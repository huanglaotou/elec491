==> flow/design.v <==
module average_fliter_current(clk_1M,current_in,current_ref,Time_on_current);
input clk_1M;
input [13:0]current_in;
input [13:0]current_ref;
output reg [9:0] Time_on_current=10'd115;
reg [4:0] state=5'b11;
reg [7:0] counter=8'b0;
reg [15:0] counter_waiting=16'b0;
reg [19:0] current_sum=16'b0;
reg [13:0] current_ave;
parameter idle=5'b00;  
parameter record_current_out=5'b01;
parameter deter_change_PWM=5'b10;
parameter waiting=5'b11;  
always @(posedge clk_1M )
	begin
       case(state)
       waiting:                                           
       begin
               counter_waiting=counter_waiting+1'b1;
              if(counter_waiting==15'd40)
                begin 
                 counter_waiting=8'b0;    
                state<=idle;
                end
                else 
                state<=waiting;
       end
       idle:                             
            begin
                current_sum=16'b0;
                counter=counter+1'b1;
                if(counter==8'd3)
                begin 
                 counter=8'b0;    
                state<=record_current_out;
                end
                else 
                state<=idle;
            end
       record_current_out:
       begin
            current_sum=current_sum+current_in;
           counter=counter+1'b1;
                if(counter==8'd9)
                begin 
                 counter=8'b0;    
                state<=deter_change_PWM;
                end
                else 
                state<=record_current_out;
       end     
       deter_change_PWM:
       begin
            current_sum=current_sum+current_in;
            current_ave=current_sum/10;
            if(current_ave<current_ref)
              begin
                  Time_on_current=Time_on_current+1'b1;
              end
            if(current_ave>current_ref)  
              begin
                   Time_on_current=Time_on_current-1'b1;
              end
            if(current_ave==current_ref)  
              begin
                  Time_on_current=Time_on_current;
              end
       state<=idle;
       end
       default:state<=waiting;
       endcase
    end
endmodule   
=== Reports on average_fliter_current ===
The steps from the RTL of average_fliter_current to its reports follow in flow order.
Line numbers count from 1 in the design file above.
Operators: Yosys type, input widths -> output width; for muxes data width and select width s.
A cell with n/a has no value.

* Top module: average_fliter_current
* Clock input: clk_1M
* Library: sky130hd
* Library corner: tt_025C_1v80

=== After elaboration ===
Source: Yosys, flattened and elaborated, memories not mapped. Widths are those after wreduce. Registers that Yosys merges into a memory's read port (data or address) are not register bits. Print and check cells do not count. Equal cells are merged and count once.

* Equality and inequality tests: 6
* Order comparisons: 2
* Reductions and logical operators: 4
* Add/sub/neg operators: 5
* Multiplexer cells: 11
* Div/mod/pow operators: 1

{| class="wikitable"
|+ Operator list
! cell !! count
|-
| $div 20x4->32 const B || 1
|-
| $pmux 20 s2 || 1
|-
| $mux 10 || 3
|-
| $add 20x14->20 || 1
|-
| $pmux 5 s4 || 1
|-
| $add 16x1->16 const B || 1
|-
| $eq 16x6->1 const B || 1
|-
| $pmux 8 s2 || 1
|-
| $mux 8 || 2
|-
| $gt 14x14->1 || 1
|-
| $lt 14x14->1 || 1
|-
| $add 10x1->10 const B || 1
|-
| $sub 10x1->10 const B || 1
|-
| $eq 5x2->1 const B || 2
|-
| $add 8x1->8 const B || 1
|-
| $eq 8x2->1 const B || 1
|-
| $eq 8x4->1 const B || 1
|-
| $eq 5x1->1 const B || 1
|-
| $logic_not 5->1 || 1
|-
| $reduce_bool 2->1 || 2
|-
| $mux 2 || 2
|-
| $reduce_or 2->1 || 1
|-
| $mux 1 || 1
|}

* Input port bits: 29
* Register bits after elaboration: 59
* Word-level cells: 34
* Output and inout bits: 10

=== Longest topological paths ===
Yosys ltp: most cells in a row. Word level: on the elaborated netlist, between registers, memories and ports. Mapped: between sequential cells and ports; inverters and the memories' decode and read muxes count.

* Depth after elaboration: 7
* ABC_AREA: 0
* Depth in mapped cells: 57
* Gate-level depth less buffers: 53

=== Netlist ===
The flow's flattened synthesis, as Yosys stat reports it; memories are mapped. The netlist is that of the ABC_AREA named above (0 if unset); the other value can give another one.

* Mapped cells: 804
* Buffer cells: 36
* Flip-flops: 56
* Chip area (Yosys): 6520.0 sq um
* Sequential part of the area: 1661.6 sq um

{| class="wikitable"
|+ Cell types
! type !! count !! total area (sq um)
|-
| sky130_fd_sc_hd__edfxtp_1 || 54 || 1.62E+03
|-
| sky130_fd_sc_hd__ha_1 || 39 || 487.968
|-
| sky130_fd_sc_hd__nor2_1 || 83 || 311.549
|-
| sky130_fd_sc_hd__a21oi_1 || 59 || 295.283
|-
| sky130_fd_sc_hd__nand2_1 || 71 || 266.506
|-
| sky130_fd_sc_hd__xnor2_1 || 27 || 236.477
|-
| sky130_fd_sc_hd__xor2_1 || 22 || 192.685
|-
| sky130_fd_sc_hd__o21ai_0 || 34 || 170.163
|-
| sky130_fd_sc_hd__nand3_1 || 26 || 130.125
|-
| sky130_fd_sc_hd__o211ai_1 || 17 || 127.622
|-
| sky130_fd_sc_hd__mux2i_1 || 12 || 120.115
|-
| sky130_fd_sc_hd__nor3_1 || 24 || 120.115
|-
| sky130_fd_sc_hd__inv_1 || 31 || 116.362
|-
| sky130_fd_sc_hd__clkbuf_1 || 30 || 112.608
|-
| sky130_fd_sc_hd__nand4_1 || 18 || 112.608
|-
| sky130_fd_sc_hd__nor4_1 || 17 || 106.352
|-
| sky130_fd_sc_hd__nand2b_1 || 13 || 81.328
|-
| sky130_fd_sc_hd__a21o_1 || 10 || 75.072
|}

Not listed: further types 76, cells in them 217.

=== Path before layout ===
OpenSTA on the mapped netlist: ideal clock, no wires. The path of least setup slack (recovery checks aside). Input and output delay are each 20% of the period. Register names are those of the netlist, which keeps one name where synthesis merged equal registers.

* Kind: input to register
* Start: input port current_in[0]
* End: register Time_on_current[8]
* Time at the first pin: 3900 ps
* Library setup time: 263 ps
* Arrival time: 13605 ps
* External input delay: 3900 ps
* Driving pins on the path: 53
* Path delay: 9968 ps
* Path buffers: 3
* Setup slack: 5632 ps
* Period: 19500 ps
* Data required time: 19237 ps
* Synthesis period reached: 13868 ps

"path delay" = arrival - input delay + setup time.
"driving pins on the path": output pins that drive a net of the path, with the launching flip-flop's if there is one; two outputs of one cell count as two.
"synthesis period reached" is the clock period less the worst setup slack; recovery checks do not enter. This is arithmetic on one report: input and output delays are still those of the set period (20% each).
The rows between start and end are the longest chain of elaborated cells between them; the timing report does not say that the signal goes this way. Where chains are equally long, one stands for them.
A line is the first line of the expression or statement that the cell stems from. Yosys adds cells for indexed reads and writes and turns some case tables into memories.
A register here has more assigning lines than the two given.

* Path through: sky130_fd_sc_hd__ha_1 > sky130_fd_sc_hd__inv_1 > sky130_fd_sc_hd__fa_1 > sky130_fd_sc_hd__nand2b_1 > sky130_fd_sc_hd__a21boi_2 > sky130_fd_sc_hd__mux2i_1 > sky130_fd_sc_hd__or2_1 > sky130_fd_sc_hd__clkbuf_1 > sky130_fd_sc_hd__or4_1 > sky130_fd_sc_hd__or4_1 > sky130_fd_sc_hd__o211ai_2 > sky130_fd_sc_hd__o2111a_2 > sky130_fd_sc_hd__o21ai_2 > sky130_fd_sc_hd__a211oi_4 > sky130_fd_sc_hd__nand4_1 > sky130_fd_sc_hd__a32o_2 > sky130_fd_sc_hd__buf_6 > sky130_fd_sc_hd__o32ai_1 > (+17 left out) > sky130_fd_sc_hd__nand2_1 > sky130_fd_sc_hd__a21o_1 > sky130_fd_sc_hd__a21oi_1 > sky130_fd_sc_hd__nor2b_1 > sky130_fd_sc_hd__o21ai_0 > sky130_fd_sc_hd__nand2b_1 > sky130_fd_sc_hd__a21oi_1 > sky130_fd_sc_hd__nor2b_1 > sky130_fd_sc_hd__o21ai_0 > sky130_fd_sc_hd__nand2b_1 > sky130_fd_sc_hd__a21oi_1 > sky130_fd_sc_hd__mux2i_1 > sky130_fd_sc_hd__ha_1 > sky130_fd_sc_hd__nand2_1 > sky130_fd_sc_hd__nor3_1 > sky130_fd_sc_hd__a21oi_1 > sky130_fd_sc_hd__a21oi_1 > sky130_fd_sc_hd__xor2_1
* Cells in the longest elaborated chain: 7
* Elaborated cells between the ends (all ways): 8
* Those cells by class: add/sub (2); div (1); compare (2); mux (3)

{| class="wikitable"
|+ RTL lines, path after synthesis
! element !! line !! text
|-
| start, declared || 3 || <nowiki>input [13:0]current_in;</nowiki>
|-
| $add 20x14->20 || 55 || <nowiki>current_sum=current_sum+current_in;</nowiki>
|-
| $div 20x4->32 || 56 || <nowiki>current_ave=current_sum/10;</nowiki>
|-
| $lt 14x14->1 || 57 || <nowiki>if(current_ave<current_ref)</nowiki>
|-
| $mux 10 || 57 ||
|-
| $mux 10 || 17 || <nowiki>case(state)</nowiki>
|-
| $sub 10x1->10 || 63 || <nowiki>Time_on_current=Time_on_current-1'b1;</nowiki>
|-
| $mux 10 || 61 || <nowiki>if(current_ave>current_ref)</nowiki>
|-
| end, assigned || 59 || <nowiki>Time_on_current=Time_on_current+1'b1;</nowiki>
|-
| end, assigned || 63 ||
|-
| end, declared || 5 || <nowiki>output reg [9:0] Time_on_current=10'd115;</nowiki>
|}

=== Path in the finished layout ===
From the final timing report of flow run 1: the path of least setup slack in the routed layout; clock arrival at registers is part of the times.
The report prints the path's times to 10 ps; the period is as set.

* Kind: input to register
* Start: input port current_in[6]
* End: register Time_on_current[8]
* Data required time: 15770 ps
* Time at the first pin: 3140 ps
* Period: 15700 ps
* Arrival time: 13490 ps
* Setup slack: 2290 ps
* External input delay: 3140 ps
* Library setup time: 240 ps
* Driving pins on the path: 55
* Path buffers: 6

The rows between start and end are the longest chain of elaborated cells between them; the timing report does not say that the signal goes this way. Where chains are equally long, one stands for them.
A register here has more assigning lines than the two given.

* Path through: sky130_fd_sc_hd__dlymetal6s2s_1 > sky130_fd_sc_hd__ha_4 > sky130_fd_sc_hd__a21o_4 > sky130_fd_sc_hd__or3_1 > sky130_fd_sc_hd__or3_1 > sky130_fd_sc_hd__and3_4 > sky130_fd_sc_hd__or4_4 > sky130_fd_sc_hd__or4_4 > sky130_fd_sc_hd__o211ai_4 > sky130_fd_sc_hd__a311o_1 > sky130_fd_sc_hd__o211ai_4 > sky130_fd_sc_hd__a211oi_4 > sky130_fd_sc_hd__nand4_1 > sky130_fd_sc_hd__buf_4 > sky130_fd_sc_hd__a32o_2 > sky130_fd_sc_hd__a31oi_1 > sky130_fd_sc_hd__a21boi_2 > sky130_fd_sc_hd__a21oi_2 > (+19 left out) > sky130_fd_sc_hd__a21o_1 > sky130_fd_sc_hd__a21oi_2 > sky130_fd_sc_hd__nor2b_1 > sky130_fd_sc_hd__o21ai_1 > sky130_fd_sc_hd__nand2b_1 > sky130_fd_sc_hd__a21oi_1 > sky130_fd_sc_hd__nor2b_1 > sky130_fd_sc_hd__o21ai_1 > sky130_fd_sc_hd__nand2b_1 > sky130_fd_sc_hd__a21oi_2 > sky130_fd_sc_hd__buf_6 > sky130_fd_sc_hd__mux2i_4 > sky130_fd_sc_hd__ha_4 > sky130_fd_sc_hd__nand2_4 > sky130_fd_sc_hd__nor3_2 > sky130_fd_sc_hd__a21oi_1 > sky130_fd_sc_hd__a21oi_1 > sky130_fd_sc_hd__xor2_1
* Cells in the longest elaborated chain: 7
* Elaborated cells between the ends (all ways): 8
* Those cells by class: add/sub (2); div (1); compare (2); mux (3)

{| class="wikitable"
|+ RTL lines, path after layout
! element !! line !! text
|-
| start, declared || 3 || <nowiki>input [13:0]current_in;</nowiki>
|-
| $add 20x14->20 || 55 || <nowiki>current_sum=current_sum+current_in;</nowiki>
|-
| $div 20x4->32 || 56 || <nowiki>current_ave=current_sum/10;</nowiki>
|-
| $lt 14x14->1 || 57 || <nowiki>if(current_ave<current_ref)</nowiki>
|-
| $mux 10 || 57 ||
|-
| $mux 10 || 17 || <nowiki>case(state)</nowiki>
|-
| $sub 10x1->10 || 63 || <nowiki>Time_on_current=Time_on_current-1'b1;</nowiki>
|-
| $mux 10 || 61 || <nowiki>if(current_ave>current_ref)</nowiki>
|-
| end, assigned || 59 || <nowiki>Time_on_current=Time_on_current+1'b1;</nowiki>
|-
| end, assigned || 63 ||
|-
| end, declared || 5 || <nowiki>output reg [9:0] Time_on_current=10'd115;</nowiki>
|}

# Flow runs of average_fliter_current

Record of 2 stored runs of the RTL-to-layout flow on average_fliter_current, platform sky130hd. The runs are unordered. Constraints: input delay and output delay 20% of the set period each, output load 0.01 pF.
"reached clock period" is the run's clock period less its worst setup slack. It is reckoned from that one timing run; input and output delays stay at 20% of the period that was set.
By "total power after layout" is meant OpenSTA's value without simulated activity: inputs other than the clock are taken to toggle once in ten clock periods, and the tool carries that through the logic.

=== Flow run 1 ===
{| class="wikitable"
! Setting !! Value
|-
| period_ns || 15.7
|-
| CORE_UTILIZATION || 26
|-
| SETUP_SLACK_MARGIN || 1.93
|-
| PLACE_DENSITY_LB_ADDON || 0.28
|-
| CORE_ASPECT_RATIO || 1.38
|-
| CELL_PAD_IN_SITES_GLOBAL_PLACEMENT || 3
|-
| ABC_AREA || 0
|-
| GPL_TIMING_DRIVEN || 1
|-
| CTS_CLUSTER_SIZE || 84
|-
| CTS_CLUSTER_DIAMETER || 73
|-
| CAP_MARGIN || 30
|-
| CORE_MARGIN || 2
|-
| SLEW_MARGIN || 20
|-
! Result !! Value
|-
| Standard-cell area after routing || 8922.3 sq um
|-
| Utilization in the final report || 0.359
|-
| Total power after layout || 0.7899 mW
|-
| Worst setup slack after layout || 2285 ps
|-
| Synthesis area || 6520.0 sq um
|-
| Die footprint || 26375.5 sq um
|-
| Reached clock period || 13415 ps
|-
| Final setup TNS || 0 ps
|}

=== Flow run 2 ===
{| class="wikitable"
! Setting !! Value
|-
| period_ns || 22.5
|-
| CAP_MARGIN || 20
|-
| CORE_MARGIN || 2
|-
| CORE_UTILIZATION || 40
|-
| SLEW_MARGIN || 20
|-
! Result !! Value
|-
| Standard-cell area after routing || 7203.2 sq um
|-
| Utilization in the final report || 0.453
|-
| Total power after layout || 0.4282 mW
|-
| Worst setup slack after layout || 5974 ps
|-
| Synthesis area || 6520.0 sq um
|-
| Die footprint || 17337.0 sq um
|-
| Reached clock period || 16526 ps
|-
| Final setup TNS || 0 ps
|}
